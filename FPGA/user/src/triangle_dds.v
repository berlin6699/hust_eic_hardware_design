==> flow/design.v <==
module triangle_dds (
    input             [31:0] incre_word,
    decre_word,
    input             [31:0] pha_word,
    input                    clk,
    rstn,
    en,
    output reg signed [13:0] data
);
  reg  [31:0] cnt;
  reg         direction;
  reg         sign;
  wire [31:0] cnt_total;
  wire [31:0] minus_cnt1, minus_cnt2;
  wire [31:0] next_cnt;
  assign cnt_total  = cnt + pha_word;
  assign minus_cnt1 = 32'h8000_0000 - cnt_total;
  assign minus_cnt2 = cnt_total - 32'hFFFF_FFFF;
  assign next_cnt   = (direction == 1'b0) ? cnt_total + incre_word : cnt_total + decre_word;
  always @(posedge clk or negedge rstn) begin
    if (!rstn) begin
      cnt  <= 32'b0;
      data <= 14'sb0;   
      sign <= 1'b0;
    end
    else begin
      if (en) begin
        if (direction == 1'b0) cnt <= cnt + incre_word;
        else cnt <= cnt + decre_word;
        if ({sign, direction} == 2'b00) data <= cnt_total[31:18] << 1;
        else if ({sign, direction} == 2'b01) begin
          data <= minus_cnt1[31:18] << 1;
          if (minus_cnt1[30] == 1'b1) data <= 14'h1FFF;
        end
        else if ({sign, direction} == 2'b11) data <= minus_cnt1[31:18] << 1;
        else data <= minus_cnt2[31:18] << 1;
      end
    end
  end
  always @(posedge clk or negedge rstn) begin
    if (!rstn) begin
      direction <= 1'b0;
    end
    else begin
      if (en == 1'b1) begin
        if (next_cnt[31] == 1'b1)   
          sign <= 1'b1;
        else if (next_cnt[31] == 1'b0)   
          sign <= 1'b0;
        if (next_cnt[31:30] == 2'b01 | next_cnt[31:30] == 2'b10) direction <= 1'b1;
        else if (next_cnt[31:30] == 2'b11 | next_cnt[31:30] == 2'b00) direction <= 1'b0;
      end
    end
  end
endmodule
### From RTL to reports: triangle_dds

What the tools print for triangle_dds, step after step.
Lines are those of the file above, counted from 1.
Cell names lack the library's common part.
Not given: n/a

| design | value |
|---|---|
| top module | triangle_dds |
| clock | clk |
| library | sky130hd |
| timing corner | tt_025C_1v80 |

### Word level

Source: Yosys, flattened and elaborated, memories not mapped. Widths are those after wreduce. Registers that Yosys merges into a memory's read port (data or address) are not register bits. Print and check cells do not count. Equal cells are merged and count once.

| cells by class | value |
|---|---|
| add/sub/neg operators | 7 |
| equality and inequality tests | 3 |
| muxes and demuxes | 7 |
| bitwise logic cells | 2 |
| reduce/logical cells | 4 |

Operators by type and width:

| kind | count |
|---|---|
| 32-bit adder | 5 |
| 32-bit two-way mux | 2 |
| 1-bit by 31-bit subtractor with 31-bit output (first input constant) | 1 |
| 31-bit subtractor (second input constant) | 1 |
| 14-bit two-way mux | 2 |
| 13-bit two-way mux | 1 |
| 2-bit equality test (second input constant) | 2 |
| 2-bit logical NOT | 2 |
| 1-bit OR | 2 |
| 2-bit by 1-bit equality test with 1-bit output (second input constant) | 1 |
| 2-bit AND reduction | 1 |
| 2-bit nonzero test | 1 |
| 1-bit two-way mux | 2 |

| storage and ports | value |
|---|---|
| bits in registers | 47 |
| bits of input ports | 99 |
| output and inout port bits | 14 |
| cells after elaboration | 26 |

### Depth

Depth = most cells in a row (Yosys ltp): at word level without a register or memory, in the mapped netlist without a sequential cell, where the memories' decode and read muxes count.

| depth | value |
|---|---|
| depth after elaboration | 7 |
| ABC_AREA | 0 |
| gate-level depth with buffers | 23 |
| gate-level depth less buffers | 22 |

### Netlist

Yosys stat after the flow's synthesis: flattened, memories mapped to cells. It holds for the ABC_AREA given above (unset counts as 0); a run with the other value may have another netlist.
Totals and module areas in this step are rounded.

| mapped netlist | value |
|---|---|
| mapped cells | 729 |
| synthesis area | 0.00624 mm² |
| sequential area | 0.00118 mm² |
| mapped flip-flops | 47 |
| buffer cells | 25 |

Cells by type:

| type | count | total area (µm²) |
|---|---|---|
| dfrtp_1 | 47 | 1.18E+03 |
| ha_1 | 92 | 1.15E+03 |
| mux2_2 | 53 | 596.822 |
| xnor2_1 | 39 | 341.578 |
| a21o_1 | 39 | 292.781 |
| a21oi_1 | 49 | 245.235 |
| nor2_1 | 60 | 225.216 |
| o21ai_0 | 43 | 215.206 |
| xor2_1 | 24 | 210.202 |
| nand2_1 | 42 | 157.651 |
| a31oi_1 | 19 | 118.864 |
| inv_1 | 30 | 112.608 |
| clkbuf_1 | 22 | 82.579 |
| nor3_1 | 15 | 75.072 |
| nand3_1 | 14 | 70.067 |
| nand4_1 | 10 | 62.56 |
| a211oi_1 | 8 | 60.058 |
| mux2i_1 | 6 | 60.058 |

Not listed: further types 45, cells in them 117.

### Path before layout

OpenSTA on the mapped netlist: ideal clock, no wires. The path of least setup slack (recovery checks aside). Input and output delay are each 20% of the period. Register names are those of the netlist, which keeps one name where synthesis merged equal registers.

| timing path post-synthesis | value |
|---|---|
| path kind | input-to-reg |
| from | input pha_word[0] |
| to | register data[3] |
| period | 8.18 ns |
| external input delay | 1.636 ns |
| setup time | 0.082 ns |
| time at the first pin | 1.636 ns |
| arrival time | 5.594 ns |
| data required time | 8.098 ns |
| slack | 2.504 ns |
| delay of the path | 4.040 ns |
| driving pins on the path | 16 |
| buffers on the path | 2 |
| synthesis period reached | 5.676 ns |

"delay of the path" = arrival - input delay + setup time.
"driving pins on the path": output pins that drive a net of the path, with the launching flip-flop's if there is one; two outputs of one cell count as two.
"synthesis period reached" = period - worst setup slack (recovery checks aside). The figure is calculated, with input and output delays left at 20% of the set period.
Between the ends stands the longest chain of elaborated cells between them, by number of cells; it is not shown to be the way that was timed. Of several equally long chains one is given.
Each line given opens the expression or statement behind the cell; cells for indexed reads and writes are added by Yosys, which also makes memories of some case tables.
At most two assigning lines are given for a register; there are more.

| on the way, post-synthesis | value |
|---|---|
| path through | ha_1 > fa_1 > a21o_1 > a221oi_2 > o221ai_1 > xor2_1 > or3_1 > or4_4 > nor4_4 > nand4_1 > or3_1 > buf_2 > nor4_4 > mux2_4 > buf_6 > a31oi_1 |
| length of the longest elaborated chain | 5 |
| elaborated cells between the ends (all ways) | 6 |
| RTL lines with such cells | 6 |
| classes of those cells | add/sub: 3; mux: 3 |

RTL lines, path post-synthesis:

| what | RTL line | RTL |
|---|---|---|
| start: declaration | 4 | `input             [31:0] pha_word,` |
| 32-bit adder | 16 | `assign cnt_total  = cnt + pha_word;` |
| 1-bit by 31-bit subtractor with 31-bit output | 17 | `assign minus_cnt1 = 32'h8000_0000 - cnt_total;` |
| 13-bit two-way mux | 33 | `if (minus_cnt1[30] == 1'b1) data <= 14'h1FFF;` |
| 14-bit two-way mux | 31 | `else if ({sign, direction} == 2'b01) begin` |
| 14-bit two-way mux | 30 | `if ({sign, direction} == 2'b00) data <= cnt_total[31:18] << 1;` |
| end: assignment | 30 |  |
| end: assignment | 32 | `data <= minus_cnt1[31:18] << 1;` |
| end: declaration | 8 | `output reg signed [13:0] data` |

### Timing after layout

From the final timing report of entry A: the path of least setup slack in the routed layout; clock arrival at registers is part of the times.

| timing path after layout | value |
|---|---|
| path kind | input-to-reg |
| from | input pha_word[0] |
| to | register direction |
| period | 4.17 ns |
| external input delay | 0.83 ns |
| setup time | 0.13 ns |
| time at the first pin | 0.83 ns |
| arrival time | 5.32 ns |
| data required time | 4.35 ns |
| slack | -0.97 ns |
| driving pins on the path | 23 |
| buffers on the path | 3 |

Between the ends stands the longest chain of elaborated cells between them, by number of cells; it is not shown to be the way that was timed. Of several equally long chains one is given.
At most two assigning lines are given for a register; there are more.

| on the way, after layout | value |
|---|---|
| path through | buf_6 > ha_4 > fa_2 > a21o_4 > a221oi_4 > o221ai_4 > buf_6 > a31oi_4 > o31a_1 > buf_4 > o21ai_2 > a21o_1 > a21oi_4 > xnor2_4 > ha_1 > nand3_2 > nor3_1 > nand4_1 > o21ai_2 > mux2i_1 > xnor2_1 > xnor2_1 > mux2i_1 |
| length of the longest elaborated chain | 7 |
| elaborated cells between the ends (all ways) | 14 |
| RTL lines with such cells | 4 |
| classes of those cells | add/sub: 3; eq/ne: 3; mux: 3; logic: 2; reduce/logical: 3 |

RTL lines, path after layout:

| what | RTL line | RTL |
|---|---|---|
| start: declaration | 4 | `input             [31:0] pha_word,` |
| 32-bit adder | 16 | `assign cnt_total  = cnt + pha_word;` |
| 32-bit adder | 19 | `assign next_cnt   = (direction == 1'b0) ? cnt_total + incre_word : cnt_total + decre_word;` |
| 32-bit two-way mux | 19 |  |
| 2-bit equality test | 51 | `else if (next_cnt[31:30] == 2'b11 \| next_cnt[31:30] == 2'b00) direction <= 1'b0;` |
| 1-bit OR | 51 |  |
| 1-bit two-way mux | 51 |  |
| 1-bit two-way mux | 50 | `if (next_cnt[31:30] == 2'b01 \| next_cnt[31:30] == 2'b10) direction <= 1'b1;` |
| end: assignment | 50 |  |
| end: assignment | 51 |  |
| end: declaration | 11 | `reg         direction;` |

Module triangle_dds, platform sky130hd: 2 stored runs of the flow (Yosys, OpenROAD) with differing settings, in no particular order. Input and output delays are each 20% of the period that was set; the output load is 0.01 pF.
"period reached": clock period set for the run, less the worst setup slack. It is reckoned from that one timing run; input and output delays stay at 20% of the period that was set.
"critical path time" means the part of the period allowed to the worst setup path (the constraints hold back 20% at inputs and 20% at outputs) less its slack; where the path has registers, the arrival times of their clocks count too.
"total power of the final layout" rests on the timing tool's default activity at the inputs, not on a simulated workload.
Measured values are rounded.
Settings: . = not set for that run.

| item | entry A | entry B |
|---|---|---|
| period_ns | 4.17 | 7.63 |
| CORE_UTILIZATION | 17 | 40 |
| PLACE_DENSITY | 0.46 | . |
| CELL_PAD_IN_SITES_DETAIL_PLACEMENT | 1 | . |
| TNS_END_PERCENT | 25 | . |
| GPL_TIMING_DRIVEN | 0 | . |
| MIN_ROUTING_LAYER | met2 | met1 |
| CAP_MARGIN | 20 | 20 |
| CORE_MARGIN | 2 | 6 |
| SLEW_MARGIN | 20 | 10 |
| SETUP_SLACK_MARGIN | . | 0.07 |
| PLACE_DENSITY_LB_ADDON | . | 0.01 |
| GPL_ROUTABILITY_DRIVEN | . | 0 |
| CTS_CLUSTER_SIZE | . | 78 |
| CTS_CLUSTER_DIAMETER | . | 225 |
| setup slack of the critical path (ns) | -0.970 | 1.40 |
| period reached (ns) | 5.140 | 6.225 |
| total power of the final layout (mW) | 9.12 | 4.02 |
| post-layout utilization (%) | 25.2 | 50.6 |
| die area (mm²) | 0.0382 | 0.0187 |
| critical path time (ns) | 4.31 | 4.70 |
| kind of the worst setup path | input-to-reg | input-to-reg |
| total negative slack (ns) | -10.8 | 0.000 |
| standard-cell area after routing (mm²) | 0.00916 | 0.00769 |
| mapped cell area after synthesis (mm²) | 0.00624 | 0.00624 |
